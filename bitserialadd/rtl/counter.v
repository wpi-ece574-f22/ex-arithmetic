==> flow/design.v <==
module counter(
	       input wire 	  clk,
	       input wire 	  reset, 
	       output wire [31:0] q);
   reg [31:0] 			  areg;
   reg [31:0] 			  areg_next;
   always @(posedge clk, posedge reset)
     if (reset)
          areg  <= 32'b0;
     else
          areg  <= areg_next;
   always @(*)
     areg_next = areg + 32'b1;
   assign q = areg;
endmodule
Step by step through the tools: counter

The steps from the RTL of counter to its reports follow in flow order.
Line numbers count from 1 in the design file above.
Not given: n/a

Design top: counter
Clock: clk
Library: sky130hd
Corner: tt_025C_1v80

Word-level counts

Yosys after proc, flatten, opt, wreduce and memory -nomap, before mapping. Enables and synchronous resets that opt folds into registers are not counted as muxes. Memory bits, and registers merged into a memory's read port (data or address), are not among the register bits. Print and check cells are not counted. Equal cells are merged and count once.

Add/subtract/negate cells: 1
Multiply operators: 0
Div/mod/pow operators: 0
Magnitude comparators: 0
Equality and inequality tests: 0
Shift operators: 0
Mux-type cells: 0
Bitwise gates (word level): 0
Reductions and logical operators: 0

Operators with widths:

| kind                                   | number |
| adder 32 x 1 -> 32 bit with constant B | 1 |

Bits in registers: 32
Latch bits: 0
Memory bits (writable): 0
Bits in read-only memories: 0
Clocked read ports x word width: 0
Memory cells: 0
Bits of input ports: 2
Output and inout port bits: 32
Word-level cells: 2

Logic depth

Longest topological path by Yosys (ltp), each cell counted once; first at word level (registers and memories cut), then after technology mapping (sequential cells cut; the memories' decode and read muxes count).

Depth in word-level cells: 1
ABC_AREA: 0
Gate-level depth with buffers: 5
Mapped depth without buffers: 5

Netlist

The flow's flattened synthesis, as Yosys stat reports it; memories are mapped. The netlist is that of the ABC_AREA named above (0 if unset); the other value can give another one.

Standard cells after synthesis: 129
Mapped area: 1488.9 um^2
Sequential area: 800.8 um^2
Flip-flops: 32

Cell types:

| type                     | number |
| sky130_fd_sc_hd__dfrtp_1 | 32 |
| sky130_fd_sc_hd__xor2_1  | 19 |
| sky130_fd_sc_hd__xnor2_1 | 11 |
| sky130_fd_sc_hd__nand3_1 | 10 |
| sky130_fd_sc_hd__nor4_2  | 4 |
| sky130_fd_sc_hd__and4_1  | 5 |
| sky130_fd_sc_hd__nor4_1  | 6 |
| sky130_fd_sc_hd__nand3_4 | 2 |
| sky130_fd_sc_hd__nand2_1 | 9 |
| sky130_fd_sc_hd__and3_1  | 5 |
| sky130_fd_sc_hd__nand4_1 | 4 |
| sky130_fd_sc_hd__nor3_1  | 4 |
| sky130_fd_sc_hd__inv_1   | 5 |
| sky130_fd_sc_hd__buf_2   | 3 |
| sky130_fd_sc_hd__nor2_1  | 4 |
| sky130_fd_sc_hd__ha_1    | 1 |
| sky130_fd_sc_hd__nand3_2 | 1 |
| sky130_fd_sc_hd__buf_4   | 1 |

Other cell types: 3; their cells: 3.

Timing after synthesis

Path of least setup slack by OpenSTA after synthesis, without wires, with an ideal clock, recovery checks aside; 20% of the period is set as input and as output delay. Where synthesis merged equal registers, the netlist keeps one of their names.

Path type: reg-to-reg
From: register areg[0]
To: register areg[26]
Period: 1800 ps
Library setup time: 79 ps
Time at the first pin: 0 ps
Arrival time: 1439 ps
Slack: 281 ps
Delay of the path: 1518 ps
Stages: 6
Path buffers: 0
Synthesis period reached: 1519 ps

"delay of the path" = arrival - input delay + setup time.
"stages": output pins that drive a net of the path, with the launching flip-flop's if there is one; two outputs of one cell count as two.
"synthesis period reached" = period - worst setup slack (recovery checks aside). The figure is calculated, with input and output delays left at 20% of the set period.
The rows between start and end are the longest chain of elaborated cells between them; the timing report does not say that the signal goes this way. Where chains are equally long, one stands for them.
A line is the first line of the expression or statement that the cell stems from. Yosys adds cells for indexed reads and writes and turns some case tables into memories.

Cells stage by stage: sky130_fd_sc_hd__dfrtp_1 > sky130_fd_sc_hd__ha_1 > sky130_fd_sc_hd__and3_1 > sky130_fd_sc_hd__nand3_2 > sky130_fd_sc_hd__nor4_1 > sky130_fd_sc_hd__xor2_1
Cells in the longest elaborated chain: 1

Ends and longest elaborated chain, after synthesis:

| element                | line | RTL |
| start, declared        | 5    | `reg [31:0] areg;` |
| start, assigned        | 9    | `areg  <= 32'b0;` |
| start, assigned        | 11   | `areg  <= areg_next;` |
| adder 32 x 1 -> 32 bit | 13   | `areg_next = areg + 32'b1;` |
| end, assigned          | 9    |  |
| end, assigned          | 11   |  |
| end, declared          | 5    |  |

Path in the finished layout

Path of least setup slack in the final report of flow run A (OpenROAD, finished layout, wires in). Where an end is a register, its clock arrival counts in the times.
The report prints the path's times to 10 ps; the period is as set.

Path type: reg-to-reg
From: register areg[1]
To: register areg[28]
Period: 1330 ps
Library setup time: 80 ps
Time at the first pin: 330 ps
Arrival time: 1800 ps
Slack: -210 ps
Stages: 8
Path buffers: 2

The rows between start and end are the longest chain of elaborated cells between them; the timing report does not say that the signal goes this way. Where chains are equally long, one stands for them.

Cells stage by stage: sky130_fd_sc_hd__dfrtp_1 > sky130_fd_sc_hd__buf_6 > sky130_fd_sc_hd__ha_4 > sky130_fd_sc_hd__and3_4 > sky130_fd_sc_hd__nand3_4 > sky130_fd_sc_hd__buf_12 > sky130_fd_sc_hd__nor4_2 > sky130_fd_sc_hd__xor2_1
Cells in the longest elaborated chain: 1

Ends and longest elaborated chain, after layout:

| element                | line | RTL |
| start, declared        | 5    | `reg [31:0] areg;` |
| start, assigned        | 9    | `areg  <= 32'b0;` |
| start, assigned        | 11   | `areg  <= areg_next;` |
| adder 32 x 1 -> 32 bit | 13   | `areg_next = areg + 32'b1;` |
| end, assigned          | 9    |  |
| end, assigned          | 11   |  |
| end, declared          | 5    |  |

Memo
Re: implementation data of counter

Record of 2 stored runs of the RTL-to-layout flow on counter, platform sky130hd. The runs are unordered. Constraints: input delay and output delay 20% of the set period each, output load 0.01 pF.
"clock period achieved" means the clock period less the worst setup slack. The figure is calculated, with input and output delays left at 20% of the set period.
"critical path time": the worst setup path's part of the clock period (all of it between registers, 20% less for each end at a port) less its slack. A launch clock that arrives late makes it longer, a capture clock that arrives late makes it shorter.
"power" is the tool's figure for a default switching activity; nothing was simulated.
"critical path time" is given in steps of 10 ps.
Settings: -- = not set for that run.
Among the results, -- means that no value is shown for the run.

| name                                   | flow run A | flow run B |
| period_ns                              | 1.33       | 2.11       |
| CORE_UTILIZATION                       | 47         | 69         |
| SETUP_SLACK_MARGIN                     | -0.03      | 0.5        |
| PLACE_DENSITY_LB_ADDON                 | 0.12       | --         |
| CORE_MARGIN                            | 5          | 3          |
| CELL_PAD_IN_SITES_DETAIL_PLACEMENT     | 0          | 1          |
| TNS_END_PERCENT                        | 75         | 90         |
| GPL_TIMING_DRIVEN                      | 1          | --         |
| CTS_CLUSTER_SIZE                       | 90         | --         |
| CAP_MARGIN                             | 30         | 20         |
| MAX_ROUTING_LAYER                      | met4       | met5       |
| SLEW_MARGIN                            | 20         | 5          |
| PLACE_DENSITY                          | --         | 0.55       |
| HOLD_SLACK_MARGIN                      | --         | 0.04       |
| ABC_AREA                               | --         | 0          |
| MIN_ROUTING_LAYER                      | --         | met2       |
| critical path time (ps)                | 1540       | --         |
| worst path kind                        | reg-to-reg | --         |
| clock period achieved (ps)             | 1537       | --         |
| utilization in the final report (%)    | 84.9       | --         |
| area inside the die boundary (um^2)    | 4393.7     | --         |
| standard-cell area after layout (um^2) | 2592.5     | --         |
| post-synthesis cell area (um^2)        | 1488.9     | --         |
| power (mW)                             | 1.598      | --         |
| worst slack on setup checks (ps)       | -207       | --         |
| post-route setup TNS (ps)              | -1896      | --         |

Flow run B: stopped before the end: placement reported DPL-0033
