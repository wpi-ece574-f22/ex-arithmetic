==> flow/design.v <==
module ps(input wire[7:0] a,
	  input wire  sync,
	  input wire  clk,
	  output wire as);
   reg [7:0] 	      ra;
   always @(posedge clk)
     if (sync)
       ra <= a;
     else
       ra <= {1'b0, ra[7:1]};
   assign as = ra[0];
endmodule
module serialadd(input wire a, input wire b, output wire s,
                 input wire sync, input wire clk);
   reg 			    carry, q;
   always @(posedge clk)
     if (sync)
       begin
          carry <= a & b;
          q     <= a ^ b;
       end
     else
       begin
          q     <= a ^ b ^ carry;
          carry <= (a & b) | (b & carry) | (carry & a);
       end
   assign s = q;
endmodule
module sp(input wire as,
	  input wire 	    sync,
	  input wire 	    clk,
	  output wire [7:0] a);
   reg 	              [7:0] ra;
   always  @(posedge clk)
     ra <= {as, ra[7:1]};
   assign a  = sync ? ra : 8'b0;
  endmodule
module topadd(input wire [7:0] a,
	      input wire [7:0] 	b,
	      input wire [7:0] 	c,
	      input wire [7:0] 	d,
	      output wire [7:0] q,
	      input wire 	clk,
	      input wire 	rst);
   reg [7:0] 			ctl;
   wire 			ctl0, ctl1, ctl2, ctl3;
   always @(posedge clk)
     if (rst)
       ctl <= 8'b1;
     else
       ctl <= {ctl[6:0], ctl[7]};
   assign ctl0 = ctl[0];
   assign ctl1 = ctl[1];
   assign ctl2 = ctl[2];
   assign ctl3 = ctl[3];
   wire 			as, bs, cs, ds, abs, cds, sums;
   ps ps1(a, ctl0, clk, as);
   ps ps2(b, ctl0, clk, bs);
   ps ps3(c, ctl0, clk, cs);
   ps ps4(d, ctl0, clk, ds);
   serialadd a1(as, bs, abs, ctl1, clk);
   serialadd a2(cs, ds, cds, ctl1, clk);
   serialadd a3(abs, cds, sums, ctl2, clk);
   sp sp1(sums, ctl3, clk, q);
endmodule
From RTL to reports: topadd
What the tools print for topadd, step after step.
Line numbers count from 1 in the design file above.
{ "design": {"top_module": "topadd", "clock": "clk", "lib": "sky130hd", "pvt_corner": "tt_025C_1v80"} }

After elaboration
Yosys after proc, flatten, opt, wreduce and memory -nomap, before mapping. Enables and synchronous resets that opt folds into registers are not counted as muxes. Memory bits, and registers merged into a memory's read port (data or address), are not among the register bits. Print and check cells are not counted. Equal cells are merged and count once.
{ "word_totals": {"register_bits": 54, "latch_bits": 0, "ram_bits": 0, "rom_bits": 0, "clocked_rd_ports_x_width": 0, "n_memories": 0, "input_bits": 34, "out_inout_bits": 8, "wordCells": 48} }
{ "op_classes": {"add_sub_neg": 0, "n_mul": 0, "div_mod_pow": 0, "compare": 0, "n_eq": 0, "n_shift": 0, "n_mux": 11, "n_logic": 21, "reduce_and_logical": 0} }
{ "ops": {"columns": ["op", "count"], "rows": [
  ["2-to-1 mux 7 bit", 4],
  ["AND 1 bit", 9],
  ["2-to-1 mux 8 bit", 1],
  ["OR 1 bit", 6],
  ["bitwise XOR 1 bit", 6],
  ["2-to-1 mux 1 bit", 6]
]} }

Longest topological paths
Longest topological path by Yosys (ltp), each cell counted once; first at word level (registers and memories cut), then after technology mapping (sequential cells cut; the memories' decode and read muxes count).
{ "depth": {"depth_word": 4, "abc_area": 0, "depth_mapped": 3, "depth_no_buf": 2} }

After synthesis
The flow's flattened synthesis, as Yosys stat reports it; memories are mapped. The netlist is that of the ABC_AREA named above (0 if unset); the other value can give another one.
{ "synth_totals": {"cells": 118, "yosys_area_um2": 1843.0, "seq_area_um2": 1081.0, "ff_cells": 54} }
{ "types": {"columns": ["cell_type", "count", "type_area_um2"], "rows": [
  ["sky130_fd_sc_hd__dfxtp_1", 54, 1.08E+03],
  ["sky130_fd_sc_hd__mux2_4", 25, 375.36],
  ["sky130_fd_sc_hd__mux2_2", 9, 101.347],
  ["sky130_fd_sc_hd__and2_1", 12, 75.072],
  ["sky130_fd_sc_hd__fa_1", 3, 60.058],
  ["sky130_fd_sc_hd__nor2b_1", 7, 43.792],
  ["sky130_fd_sc_hd__buf_12", 2, 40.038],
  ["sky130_fd_sc_hd__ha_1", 3, 37.536],
  ["sky130_fd_sc_hd__buf_6", 2, 22.522],
  ["sky130_fd_sc_hd__or2_2", 1, 6.256]
]} }
The figures by module come from a second, unflattened synthesis with its own total; it is not the netlist above.
{ "hier_totals": {"hier_cells": 118, "hier_area_um2": 1841.8} }
Rows give one instance, submodules left out.
{ "by_module": {"columns": ["module", "instances", "cells", "area_um2"], "rows": [
  ["ps", 4, 17, 284.0],
  ["serialadd", 3, 6, 95.1],
  ["sp", 1, 16, 210.2],
  ["topadd", 1, 16, 210.2]
]} }

Timing after synthesis
Source: OpenSTA report_checks on the synthesized netlist (no wires, ideal clock, input and output delay 20% of the period each), path of least setup slack; recovery checks are left aside. Register names are those of the netlist, which keeps one name where synthesis merged equal registers.
{ "synth_timing": {"path_kind": "reg2reg", "start": "register a1.q", "end": "register a3.q", "clock_period_ps": 1100, "setup_ps": 121, "launch_ps": 0, "t_arrival_ps": 1012, "t_required_ps": 979, "path_slack_ps": -33, "path_delay_ps": 1133, "path_stages": 3, "n_path_buf": 0, "period_less_setup_slack_ps": 1133} }
"path_delay_ps" is the arrival time less input delay plus setup time.
"path_stages" counts driving pins, that of a launching flip-flop among them; a cell with two outputs on the path counts twice.
"period_less_setup_slack_ps" is the clock period less the worst setup slack; recovery checks do not enter. This is arithmetic on one report: input and output delays are still those of the set period (20% each).
Between the ends stands the longest chain of elaborated cells between them, by number of cells; it is not shown to be the way that was timed. Of several equally long chains one is given.
Each line given opens the expression or statement behind the cell; cells for indexed reads and writes are added by Yosys, which also makes memories of some case tables.
{ "synth_between": {"cell_sequence": "sky130_fd_sc_hd__dfxtp_1 sky130_fd_sc_hd__fa_1 sky130_fd_sc_hd__mux2_2", "elab_chain_len": 3, "cells_between": 3, "classes_between": "mux: 1; logic: 2"} }
{ "synth_lines": {"columns": ["item", "line_no", "rtl"], "rows": [
  ["from (decl)", 15, "reg carry, q;"],
  ["from (assign)", 20, "q     <= a ^ b;"],
  ["from (assign)", 24, "q     <= a ^ b ^ carry;"],
  ["bitwise XOR 1 bit x2", 24, null],
  ["2-to-1 mux 1 bit", 17, "if (sync)"],
  ["to (assign)", 20, null],
  ["to (assign)", 24, null],
  ["to (decl)", 15, null]
]} }

Worst path after layout
Path of least setup slack in the final report of entry A (OpenROAD, finished layout, wires in). Where an end is a register, its clock arrival counts in the times.
The report prints the path's times to 10 ps; the period is as set.
{ "layout_timing": {"path_kind": "reg2out", "start": "register ctl[3]", "end": "output q[3]", "clock_period_ps": 2300, "out_delay_ps": 460, "launch_ps": 300, "t_arrival_ps": 1440, "t_required_ps": 1840, "path_slack_ps": 400, "path_stages": 3, "n_path_buf": 1} }
Between the ends stands the longest chain of elaborated cells between them, by number of cells; it is not shown to be the way that was timed. Of several equally long chains one is given.
{ "layout_between": {"cell_sequence": "sky130_fd_sc_hd__dfxtp_1 sky130_fd_sc_hd__and2_1 sky130_fd_sc_hd__clkdlybuf4s50_1", "elab_chain_len": 1, "cells_between": 1, "classes_between": "mux: 1"} }
{ "layout_lines": {"columns": ["item", "line_no", "rtl"], "rows": [
  ["from (decl)", 45, "reg [7:0] ctl;"],
  ["from (assign)", 49, "ctl <= 8'b1;"],
  ["from (assign)", 51, "ctl <= {ctl[6:0], ctl[7]};"],
  ["2-to-1 mux 8 bit", 36, "assign a  = sync ? ra : 8'b0;"],
  ["to (decl)", 42, "output wire [7:0] q,"]
]} }

Add stored flow runs of topadd

Top module topadd; platform sky130hd; tools Yosys and OpenROAD; 2 stored runs in no particular order. Input and output delays are each 20% of the period that was set; the output load is 0.01 pF.
By "achievedPeriod_ps" is meant the clock period of the run minus its worst setup slack. This is arithmetic on one report: input and output delays are still those of the set period (20% each).
"worst_setup_path_time_ps" = time allowed to the worst setup path (clock period - input delay - output delay, where it has them) - its slack; a late launch clock adds to it, a late capture clock takes from it.
"power_total_w" rests on the timing tool's default activity at the inputs, not on a simulated workload.
"worst_setup_path_time_ps" is given in steps of 10 ps.
[
  {
    "run": "entry A",
    "settings": { "period_ns": 2.3, "CAP_MARGIN": 20, "CORE_MARGIN": 2, "CORE_UTILIZATION": 40, "SLEW_MARGIN": 20 },
    "results": { "holdWs_ps": 341, "finish.stdcell_area_um2": 2419.8, "ys_area_um2": 1843.0, "power_total_w": 0.002207, "worst_setup_path_time_ps": 1440, "path_kind": "reg2out", "achievedPeriod_ps": 1898, "final_util_frac": 0.552, "total_die_area_um2": 5166.7, "tns_ps": 0, "worstSetupSlack_ps": 402 }
  },
  {
    "run": "entry B",
    "settings": { "period_ns": 2.05, "CORE_UTILIZATION": 48, "CORE_MARGIN": 9, "CELL_PAD_IN_SITES_GLOBAL_PLACEMENT": 1, "CELL_PAD_IN_SITES_DETAIL_PLACEMENT": 1, "TNS_END_PERCENT": 60, "GPL_ROUTABILITY_DRIVEN": 0, "CTS_CLUSTER_DIAMETER": 136, "CAP_MARGIN": 25, "MIN_ROUTING_LAYER": "met2", "SLEW_MARGIN": 20 },
    "results": { "holdWs_ps": 332, "finish.stdcell_area_um2": 2363.5, "ys_area_um2": 1843.0, "power_total_w": 0.00224, "worst_setup_path_time_ps": 1460, "path_kind": "reg2out", "achievedPeriod_ps": 1867, "final_util_frac": 0.641, "total_die_area_um2": 6394.4, "tns_ps": 0, "worstSetupSlack_ps": 183 }
  }
]
