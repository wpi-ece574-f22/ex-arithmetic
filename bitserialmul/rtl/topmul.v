==> flow/design.v <==
module ps(input wire[7:0] a,
	  input wire  sync,
	  input wire  clk,
	  output wire as);
   reg [7:0] 	      ra;
   always @(posedge clk)
     if (sync)
       ra <= a;
     else
       ra <= {1'b0, ra[7:1]};
   assign as = ra[0];
endmodule
module sp(input wire as,
	  input wire 	    sync,
	  input wire 	    clk,
	  output wire [7:0] a);
   reg 	              [7:0] ra;
   always  @(posedge clk)
     ra <= {as, ra[7:1]};
   assign a  = sync ? ra : 8'b0;
  endmodule
module serialmuladd(input wire a,     
                    input wire 	b,  
                    input wire 	clk,
                    input wire 	sync,
                    input wire 	si,  
                    output wire so);  
   reg 				carry;
   reg 				sum;
   wire 			m;
   assign m = a & b;
   always @(posedge clk) 
     if (sync)
       begin
          sum   <= m ^ si;
          carry <= m & si;
       end
     else
       begin
          sum   <= m ^ si ^ carry;
          carry <= (m & si) | (si & carry) | (carry & m);
       end
   assign so = sum;
endmodule
module topmul(input wire  [7:0]  a,
	      input wire  [7:0]  b,
	      output wire [15:0] q,
	      input wire 	 clk,
	      input wire 	 rst);
   reg [15:0] 			ctl;
   wire 			ctl0, ctl1, ctl2, ctl3;
   always @(posedge clk)
     if (rst)
       ctl <= 16'b1;
     else
       ctl <= {ctl[16:0], ctl[15]};
   assign ctl0 = ctl[0];
   assign ctl1 = ctl[1];
   assign ctl2 = ctl[2];
   assign ctl3 = ctl[3];
   wire 			as, qs;   
   ps ps1(.a({8'b0,a}), .sync(ctl0), .clk(clk), .as(as));
   wire [7:0] 			sum;   
   assign sum[7] = 1'b0;
   serialmuladd M7(.a(as), .b(b[7]), .clk(clk), .sync(ctl1), .si(sum[7]), .so(sum[6]));
   serialmuladd M6(.a(as), .b(b[6]), .clk(clk), .sync(ctl1), .si(sum[6]), .so(sum[5]));
   serialmuladd M5(.a(as), .b(b[5]), .clk(clk), .sync(ctl1), .si(sum[5]), .so(sum[4]));
   serialmuladd M4(.a(as), .b(b[4]), .clk(clk), .sync(ctl1), .si(sum[4]), .so(sum[3]));
   serialmuladd M3(.a(as), .b(b[3]), .clk(clk), .sync(ctl1), .si(sum[3]), .so(sum[2]));
   serialmuladd M2(.a(as), .b(b[2]), .clk(clk), .sync(ctl1), .si(sum[2]), .so(sum[1]));
   serialmuladd M1(.a(as), .b(b[1]), .clk(clk), .sync(ctl1), .si(sum[1]), .so(sum[0]));
   serialmuladd M0(.a(as), .b(b[0]), .clk(clk), .sync(ctl1), .si(sum[0]), .so(qs));
   sp sp1(.as(qs), .sync(ctl2), .clk(clk), .a(q));
endmodule
* Tool chain data of topmul
Tool output for the design above, in the order of the flow. Lines are those of the file above, counted from 1. The mark - stands for no value.
Inputs: top module topmul, clock port clk, cell library sky130hd, timing corner tt_025C_1v80

* Elaborated design
Source: Yosys, flattened and elaborated, memories not mapped. Widths are those after wreduce; folded enables and synchronous resets count as part of the registers. Registers that Yosys merges into a memory's read port (data or address) are not register bits. Print and check cells do not count. Equal cells are merged and count once.
Operators by class: mux-type cells 17, bitwise operators 59
Operator list (count):
- bitwise AND 1 bit | 30
- bitwise XOR 1 bit | 15
- 2-to-1 mux 1 bit | 15
- OR 1 bit | 14
- 2-to-1 mux 8 bit | 1
- 2-to-1 mux 7 bit | 1
Bit counts: word-level cells 96, register bits after elaboration 48, output and inout port bits 16, input bits 18

* Depth
Depth = most cells in a row (Yosys ltp): at word level without a register or memory, in the mapped netlist without a sequential cell, where the memories' decode and read muxes count.
Logic depth: word-level depth 5, ABC_AREA 0, mapped depth 4, depth with buffers taken out 4

* Synthesis result
Source: synth_stat.txt of the flow (Yosys; design flattened, memories mapped). It holds for the ABC_AREA given above (unset counts as 0); a run with the other value may have another netlist.
Cell types:
- sky130_fd_sc_hd__dfxtp_1 | count 48, total area 960.922 um^2
- sky130_fd_sc_hd__fa_1 | count 7, total area 140.134 um^2
- sky130_fd_sc_hd__mux2_4 | count 8, total area 120.115 um^2
- sky130_fd_sc_hd__ha_1 | count 8, total area 100.096 um^2
- sky130_fd_sc_hd__inv_1 | count 24, total area 90.086 um^2
- sky130_fd_sc_hd__nor2b_1 | count 14, total area 87.584 um^2
- sky130_fd_sc_hd__buf_4 | count 8, total area 60.058 um^2
- sky130_fd_sc_hd__and2_1 | count 9, total area 56.304 um^2
- sky130_fd_sc_hd__buf_6 | count 5, total area 56.304 um^2
- sky130_fd_sc_hd__and2_2 | count 7, total area 52.55 um^2
- sky130_fd_sc_hd__o21ai_1 | count 9, total area 45.043 um^2
- sky130_fd_sc_hd__nand2_1 | count 11, total area 41.29 um^2
- sky130_fd_sc_hd__mux2i_1 | count 3, total area 30.029 um^2
- sky130_fd_sc_hd__and2b_1 | count 2, total area 15.014 um^2
- sky130_fd_sc_hd__o21ai_0 | count 2, total area 10.01 um^2
- sky130_fd_sc_hd__and2_4 | count 1, total area 8.758 um^2
- sky130_fd_sc_hd__or2_1 | count 1, total area 6.256 um^2
- sky130_fd_sc_hd__conb_1 | count 1, total area 3.754 um^2
Mapped netlist: flip-flops 48, buffers 13, chip area (Yosys) 1884.3 um^2, standard cells after synthesis 168
By module: a second synthesis without flattening, with its own total; a netlist apart from the flattened one above.
Second synthesis, totals: cell total of the unflattened synthesis 171, area (unflattened synthesis) 1875.5 um^2
Each row is one instance without its submodules.
By module:
- serialmuladd | cells 12, area 110.1 um^2, sequential area 40.0 um^2, times used 8
- topmul | cells 42, area 500.5 um^2, sequential area 320.3 um^2, times used 1
- ps | cells 17, area 284.0 um^2, sequential area 160.2 um^2, times used 1
- sp | cells 16, area 210.2 um^2, sequential area 160.2 um^2, times used 1

* Path before layout
Source: OpenSTA report_checks on the synthesized netlist (no wires, ideal clock, input and output delay 20% of the period each), path of least setup slack; recovery checks are left aside. Register names are those of the netlist, which keeps one name where synthesis merged equal registers.
Timing path after synthesis: kind reg2reg, from register ps1.ra[0], to register M0.sum, data required time 1.204 ns, path slack 0.060 ns, setup time 0.116 ns, path buffers 0, clock period 1.32 ns, launch time at the first pin 0.000 ns, stages on the path 5, delay of the path 1.260 ns, arrival time 1.144 ns, synthesis period reached 1.26 ns
"delay of the path" = arrival - input delay + setup time. "stages on the path": output pins that drive a net of the path, with the launching flip-flop's if there is one; two outputs of one cell count as two. "synthesis period reached" = period - worst setup slack (recovery checks aside). The figure is calculated, with input and output delays left at 20% of the set period. The rows between start and end are the longest chain of elaborated cells between them; the timing report does not say that the signal goes this way. Where chains are equally long, one stands for them. Each line given opens the expression or statement behind the cell; cells for indexed reads and writes are added by Yosys, which also makes memories of some case tables.
On the way, after synthesis: cell sequence sky130_fd_sc_hd__dfxtp_1 sky130_fd_sc_hd__and2_2 sky130_fd_sc_hd__inv_1 sky130_fd_sc_hd__fa_1 sky130_fd_sc_hd__o21ai_1, cells in the longest elaborated chain 4, elaborated cells between the ends (all ways) 4, classes of those cells 1 x mux; 3 x logic
Ends and longest elaborated chain, after synthesis:
- from (decl) | RTL line 5 | reg [7:0] ra;
- from (assign) | RTL line 8 | ra <= a;
- from (assign) | RTL line 10 | ra <= {1'b0, ra[7:1]};
- bitwise AND 1 bit | RTL line 31 | assign m = a & b;
- bitwise XOR 1 bit (2 in a row) | RTL line 40 | sum   <= m ^ si ^ carry;
- 2-to-1 mux 1 bit | RTL line 33 | if (sync)
- to (assign) | RTL line 35 | sum   <= m ^ si;
- to (assign) | RTL line 40
- to (decl) | RTL line 29 | reg sum;

* Timing after layout
From the final timing report of run 1: the path of least setup slack in the routed layout; clock arrival at registers is part of the times.
Timing path post-layout: kind reg2out, from register ctl[2], to output port q[7], path buffers 1, launch time at the first pin 0.29 ns, path slack 0.58 ns, arrival time 1.09 ns, clock period 2.08 ns, stages on the path 3, data required time 1.66 ns
The rows between start and end are the longest chain of elaborated cells between them; the timing report does not say that the signal goes this way. Where chains are equally long, one stands for them.
On the way, post-layout: cell sequence sky130_fd_sc_hd__dfxtp_4 sky130_fd_sc_hd__and2_1 sky130_fd_sc_hd__dlygate4sd2_1, cells in the longest elaborated chain 1, elaborated cells between the ends (all ways) 1, source lines of those cells 1, classes of those cells 1 x mux
Ends and longest elaborated chain, post-layout:
- from (decl) | RTL line 50 | reg [15:0] ctl;
- from (assign) | RTL line 54 | ctl <= 16'b1;
- from (assign) | RTL line 56 | ctl <= {ctl[16:0], ctl[15]};
- 2-to-1 mux 8 bit | RTL line 20 | assign a  = sync ? ra : 8'b0;
- to (decl) | RTL line 47 | output wire [15:0] q,

--- measured runs ---
Top module topmul; platform sky130hd; tools Yosys and OpenROAD; 2 stored runs in no particular order. Input and output delays are each 20% of the period that was set; the output load is 0.01 pF.
"achieved period": clock period set for the run, less the worst setup slack. It is reckoned from that one timing run; input and output delays stay at 20% of the period that was set.
By "critical path time" is meant the share of the clock period that the worst setup path is allowed (20% is reserved at inputs, 20% at outputs), minus its slack. Clock arrival times at its registers enter into it.
"total power after layout": no workload was simulated; the value follows from the tool's default switching activity.

[run 1] flow files
==> flow/run.sh <==
#!/bin/bash
# the make line also repeats the synthesis and layout settings of config.mk as NAME=value (left out here)
make -C /OpenROAD-flow-scripts/flow DESIGN_CONFIG=/design/flow/config.mk WORK_HOME=/design/flow/orfs CLKGATE_MAP_FILE= finish
==> flow/config.mk <==
export PLATFORM = sky130hd
export DESIGN_NAME = topmul
export DESIGN_NICKNAME = topmul
export VERILOG_FILES = /design/flow/design.v
export SDC_FILE = /design/flow/constraint.sdc
export NUM_CORES = 4
export LEC_CHECK = 0
export CAP_MARGIN = 20
export CORE_ASPECT_RATIO = 1.28
export CORE_MARGIN = 2
export CORE_UTILIZATION = 31
export PLACE_DENSITY = 0.61
export SETUP_SLACK_MARGIN = 0.42
export SLEW_MARGIN = 10
==> flow/constraint.sdc <==
create_clock -name core_clock -period 2.08 [get_ports {clk}]
set_input_delay 0.4160 -clock core_clock [delete_from_list [all_inputs] [get_ports {clk}]]
set_output_delay 0.4160 -clock core_clock [all_outputs]
set_load 0.01 [all_outputs]

[run 1] result: total power after layout 0.002152 W; achieved period 1.503 ns; final worst hold slack 0.334 ns; cell area after synthesis 1884.3 um^2; total negative setup slack 0.000 ns; die area 6722.7 um^2; std-cell area (final layout) 2228.4 um^2; utilization 0.374; critical path time 1.09 ns; critical path kind reg2out; setup slack of the worst path 0.577 ns

[run 2] flow files
==> flow/run.sh <==
#!/bin/bash
# the make line also repeats the synthesis and layout settings of config.mk as NAME=value (left out here)
make -C /OpenROAD-flow-scripts/flow DESIGN_CONFIG=/design/flow/config.mk WORK_HOME=/design/flow/orfs CLKGATE_MAP_FILE= finish
==> flow/config.mk <==
export PLATFORM = sky130hd
export DESIGN_NAME = topmul
export DESIGN_NICKNAME = topmul
export VERILOG_FILES = /design/flow/design.v
export SDC_FILE = /design/flow/constraint.sdc
export NUM_CORES = 4
export LEC_CHECK = 0
export CAP_MARGIN = 20
export CELL_PAD_IN_SITES_GLOBAL_PLACEMENT = 1
export CORE_MARGIN = 2
export CORE_UTILIZATION = 60
export GPL_TIMING_DRIVEN = 0
export MAX_ROUTING_LAYER = met4
export PLACE_DENSITY_LB_ADDON = 0.0
export SLEW_MARGIN = 25
==> flow/constraint.sdc <==
create_clock -name core_clock -period 1.37 [get_ports {clk}]
set_input_delay 0.2740 -clock core_clock [delete_from_list [all_inputs] [get_ports {clk}]]
set_output_delay 0.2740 -clock core_clock [all_outputs]
set_load 0.01 [all_outputs]

[run 2] result: total power after layout 0.003087 W; achieved period 1.350 ns; final worst hold slack 0.354 ns; cell area after synthesis 1884.3 um^2; total negative setup slack 0.000 ns; die area 3604.8 um^2; std-cell area (final layout) 2280.9 um^2; utilization 0.753; critical path time 1.08 ns; critical path kind reg2out; setup slack of the worst path 0.020 ns
--- end ---
